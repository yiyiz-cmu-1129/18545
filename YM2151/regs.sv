==> flow/design.v <==
module reg_file 
(input logic [7:0] Din,
 input logic IC_b,  
 input logic CS_b,  
 input logic WR_b, 
 input logic RD_b,  
 input logic A0,  
 input logic phiM,  
 input logic TM_1, TM_2,  
 output logic IRQ_b,  
 output logic CT_1, CT_2,  
 output logic [7:0] Dout);
 logic [7:0] addr;
 logic [7:0] status_reg;
 logic [255:0][7:0] regs;
 always_ff @(posedge phiM, negedge IC_b) begin
        if (~IC_b) begin
            regs <= 2048'b0;
            status_reg <= 8'b0;
        end
        else begin
            if (~WR_b && ~CS_b) begin
                if (~A0) addr <= Din;
                if (A0 && (status_reg[7]==1'b0))  begin 
                  regs[addr] <= Din;
                  status_reg[7] <= 1'b1;
                end 
            end
            if (status_reg[7] == 1'b1) status_reg[7] <= 1'b0;
            if (~RD_b && ~CS_b) Dout <= status_reg; 
            else Dout <= 8'bzzzz_zzzz;
            status_reg[1] <= TM_2;
            status_reg[0] <= TM_1;
       end
    end
    assign IRQ_b = ((TM_1==1) || (TM_2==1)) ? 1'b0 : 1'b1;
    assign CT_1 = (~IC_b) ? 1'b0 : regs[27][7];
    assign CT_2 = (~IC_b) ? 1'b0 : regs[27][6];
endmodule
Reports on reg_file. Tool output for the design above, in the order of the flow. Line numbers count from 1 in the design file above. Operators: Yosys type, input widths -> output width; for muxes data width and select width s. The mark n/a stands for no value.

Design top: reg_file. Clock port: phiM. Cell library: sky130hd. Library corner: tt_025C_1v80.

Word-level counts. Yosys after proc, flatten, opt, wreduce and memory -nomap, before mapping. Memory bits, and registers merged into a memory's read port (data or address), are not among the register bits. Print and check cells are not counted. Equal cells are merged and count once.

Under register bits stands 2063. For bits of input ports the number is 16. Under output and inout port bits stands 11. Word-level cells: 29.

$add $sub $neg: 1. The figure for shifts and indexed selects is 2. For mux-type cells the number is 7. For bitwise operators the number is 8. For reduce/logical cells the number is 6.

Operators by type and width (number): $and 2048x2048->2048 (1); $or 2048x2048->2048 (1); $not 2048->2048 (1); $shift 8x33->2048 (1); $shift 8x33->2048 const A (1); $neg 11->33 (1); $mux 8 (1); $mux 1 (6); $not 1->1 (5); $logic_and 1x1->1 (3); $reduce_and 3->1 (1); $reduce_and 2->1 (1); $logic_or 1x1->1 (1).

Depth. Longest topological path by Yosys (ltp), each cell counted once; first at word level (registers and memories cut), then after technology mapping (sequential cells cut; the memories' decode and read muxes count).

Word-level depth: 5. The figure for ABC_AREA is 1. The entry for depth in mapped cells reads 11. Depth with buffers taken out: 11.

Synthesis result. Source: synth_stat.txt of the flow (Yosys; design flattened, memories mapped). It holds for the ABC_AREA given above (unset counts as 0); a run with the other value may have another netlist.

Under cell count stands 67. Under chip area (Yosys) stands 0.000747 mm². The figure for area of sequential cells is 0.0004855 mm². The figure for flip-flop cells is 17. The figure for buffer cells is 4.

Cells by type: sky130_fd_sc_hd__edfxtp_1 (number 12, area in all 360.346 µm²); sky130_fd_sc_hd__dfrtp_1 (number 5, area in all 125.12 µm²); sky130_fd_sc_hd__nand2_1 (number 13, area in all 48.797 µm²); sky130_fd_sc_hd__inv_1 (number 10, area in all 37.536 µm²); sky130_fd_sc_hd__buf_4 (number 4, area in all 30.029 µm²); sky130_fd_sc_hd__nor2_1 (number 8, area in all 30.029 µm²); sky130_fd_sc_hd__ha_1 (number 2, area in all 25.024 µm²); sky130_fd_sc_hd__nand2_2 (number 4, area in all 25.024 µm²); sky130_fd_sc_hd__nor2_4 (number 2, area in all 22.522 µm²); sky130_fd_sc_hd__nand4_1 (number 2, area in all 12.512 µm²); sky130_fd_sc_hd__nand3_1 (number 2, area in all 10.01 µm²); sky130_fd_sc_hd__nand3_2 (number 1, area in all 10.01 µm²); sky130_fd_sc_hd__nor2_2 (number 1, area in all 6.256 µm²); sky130_fd_sc_hd__conb_1 (number 1, area in all 3.754 µm²).

Path before layout. OpenSTA on the mapped netlist: ideal clock, no wires. The path of least setup slack (recovery checks aside). Input and output delay are each 20% of the period. Register names are those of the netlist, which keeps one name where synthesis merged equal registers.

Kind: reg-to-reg. Start point: register addr[2]. End point: register regs. Clock period: 1.94 ns. The entry for setup time reads 0.118 ns. Under time at the first pin stands 0.000 ns. For data arrival time the number is 1.247 ns. The figure for required time is 1.822 ns. The figure for path slack is 0.575 ns. The figure for delay of the path is 1.365 ns. The entry for stages reads 11. The figure for buffers on the path is 0. The figure for period reached after synthesis is 1.365 ns.

"delay of the path" is the arrival time less input delay plus setup time. "stages": output pins that drive a net of the path, with the launching flip-flop's if there is one; two outputs of one cell count as two. "period reached after synthesis" = period - worst setup slack (recovery checks aside). The figure is calculated, with input and output delays left at 20% of the set period. Where an end lacks its bit number, it is one bit of the signal, or one of the new flip-flops if synthesis recoded a state register. Between the ends stands the longest chain of elaborated cells between them, by number of cells; it is not shown to be the way that was timed. Of several equally long chains one is given. A line is the first line of the expression or statement that the cell stems from. Yosys adds cells for indexed reads and writes and turns some case tables into memories.

Path through: sky130_fd_sc_hd__edfxtp_1 sky130_fd_sc_hd__nor2_1 sky130_fd_sc_hd__nand2_1 sky130_fd_sc_hd__nor2_1 sky130_fd_sc_hd__ha_1 sky130_fd_sc_hd__nand2_1 sky130_fd_sc_hd__inv_1 sky130_fd_sc_hd__nand2_1 sky130_fd_sc_hd__nor2_4 sky130_fd_sc_hd__nand4_1 sky130_fd_sc_hd__nand2_1. Length of the longest elaborated chain: 5. Elaborated cells on any way between the ends: 6. Under source lines of those cells stands 1. Those cells by class: add/sub (1); shift (2); logic (3).

RTL lines, path post-synthesis: from (decl) (RTL line 13) `logic [7:0] addr;`; from (assign) (RTL line 23) `if (~A0) addr <= Din;`; $neg 11->33 (RTL line 25) `regs[addr] <= Din;`; $shift 8x33->2048 (RTL line 25); $not 2048->2048 (RTL line 25); $and 2048x2048->2048 (RTL line 25); $or 2048x2048->2048 (RTL line 25); to (assign) (RTL line 18) `regs <= 2048'b0;`; to (assign) (RTL line 25); to (decl) (RTL line 15) `logic [255:0][7:0] regs;`.

Worst path after layout. Path of least setup slack in the final report of run 1 (OpenROAD, finished layout, wires in). Where an end is a register, its clock arrival counts in the times.

Kind: input-to-output. Start point: input TM_2. End point: output IRQ_b. Clock period: 2.14 ns. Input delay: 0.43 ns. Under external output delay stands 0.43 ns. Under time at the first pin stands 0.43 ns. For data arrival time the number is 1.50 ns. The figure for required time is 1.71 ns. The figure for path slack is 0.21 ns. The entry for stages reads 3. The figure for buffers on the path is 2.

Between the ends stands the longest chain of elaborated cells between them, by number of cells; it is not shown to be the way that was timed. Of several equally long chains one is given.

Path through: sky130_fd_sc_hd__clkdlybuf4s50_1 sky130_fd_sc_hd__nor2_1 sky130_fd_sc_hd__clkdlybuf4s50_1. Length of the longest elaborated chain: 2. Elaborated cells on any way between the ends: 2. Under source lines of those cells stands 1. Those cells by class: mux (1); reduce/logical (1).

RTL lines, path after layout: from (decl) (RTL line 9) `input logic TM_1, TM_2,`; $logic_or 1x1->1 (RTL line 36) `assign IRQ_b = ((TM_1==1) || (TM_2==1)) ? 1'b0 : 1'b1;`; $mux 1 (RTL line 36); to (decl) (RTL line 10) `output logic IRQ_b,`.

Ticket comment

Design reg_file on sky130hd. What follows are 2 stored runs of the flow, each under its own settings; their order means nothing. The constraints put input and output delay at 20% of the set period each and load the outputs with 0.01 pF. "period achieved" = clock period - worst setup slack. The figure is calculated, with input and output delays left at 20% of the set period. By "worst setup path time" is meant the share of the clock period that the worst setup path is allowed (20% is reserved at inputs, 20% at outputs), minus its slack. Clock arrival times at its registers enter into it. "total power of the final layout": no workload was simulated; the value follows from the tool's default switching activity.

Run 1 has these settings: period_ns 2.14; CORE_UTILIZATION 44; HOLD_SLACK_MARGIN 0.04; CORE_ASPECT_RATIO 0.95; CORE_MARGIN 8; CELL_PAD_IN_SITES_DETAIL_PLACEMENT 0; TNS_END_PERCENT 45; ABC_AREA 1; CAP_MARGIN 0; SLEW_MARGIN 40; MIN_ROUTING_LAYER met2; MAX_ROUTING_LAYER met4. The measured synthesized cell area is 0.000747 mm². The die footprint stands at 0.0032724 mm². For the utilization in the final report the run shows 65.8 %. The worst slack on setup checks is 0.208 ns. The total power of the final layout reads 625 uW. For the period achieved the run shows 1.932 ns. The worst setup path time stands at 1.08 ns. Class of the worst setup path: input-to-output.

Run 2 has these settings: period_ns 1.47; CORE_UTILIZATION 69; SETUP_SLACK_MARGIN -0.08; PLACE_DENSITY 0.6; CELL_PAD_IN_SITES_DETAIL_PLACEMENT 0; TNS_END_PERCENT 10; ABC_AREA 1; GPL_TIMING_DRIVEN 1; CTS_CLUSTER_DIAMETER 182; CAP_MARGIN 30; SLEW_MARGIN 35; CORE_MARGIN 2. Outcome: no results, placement failed with GPL-0301.
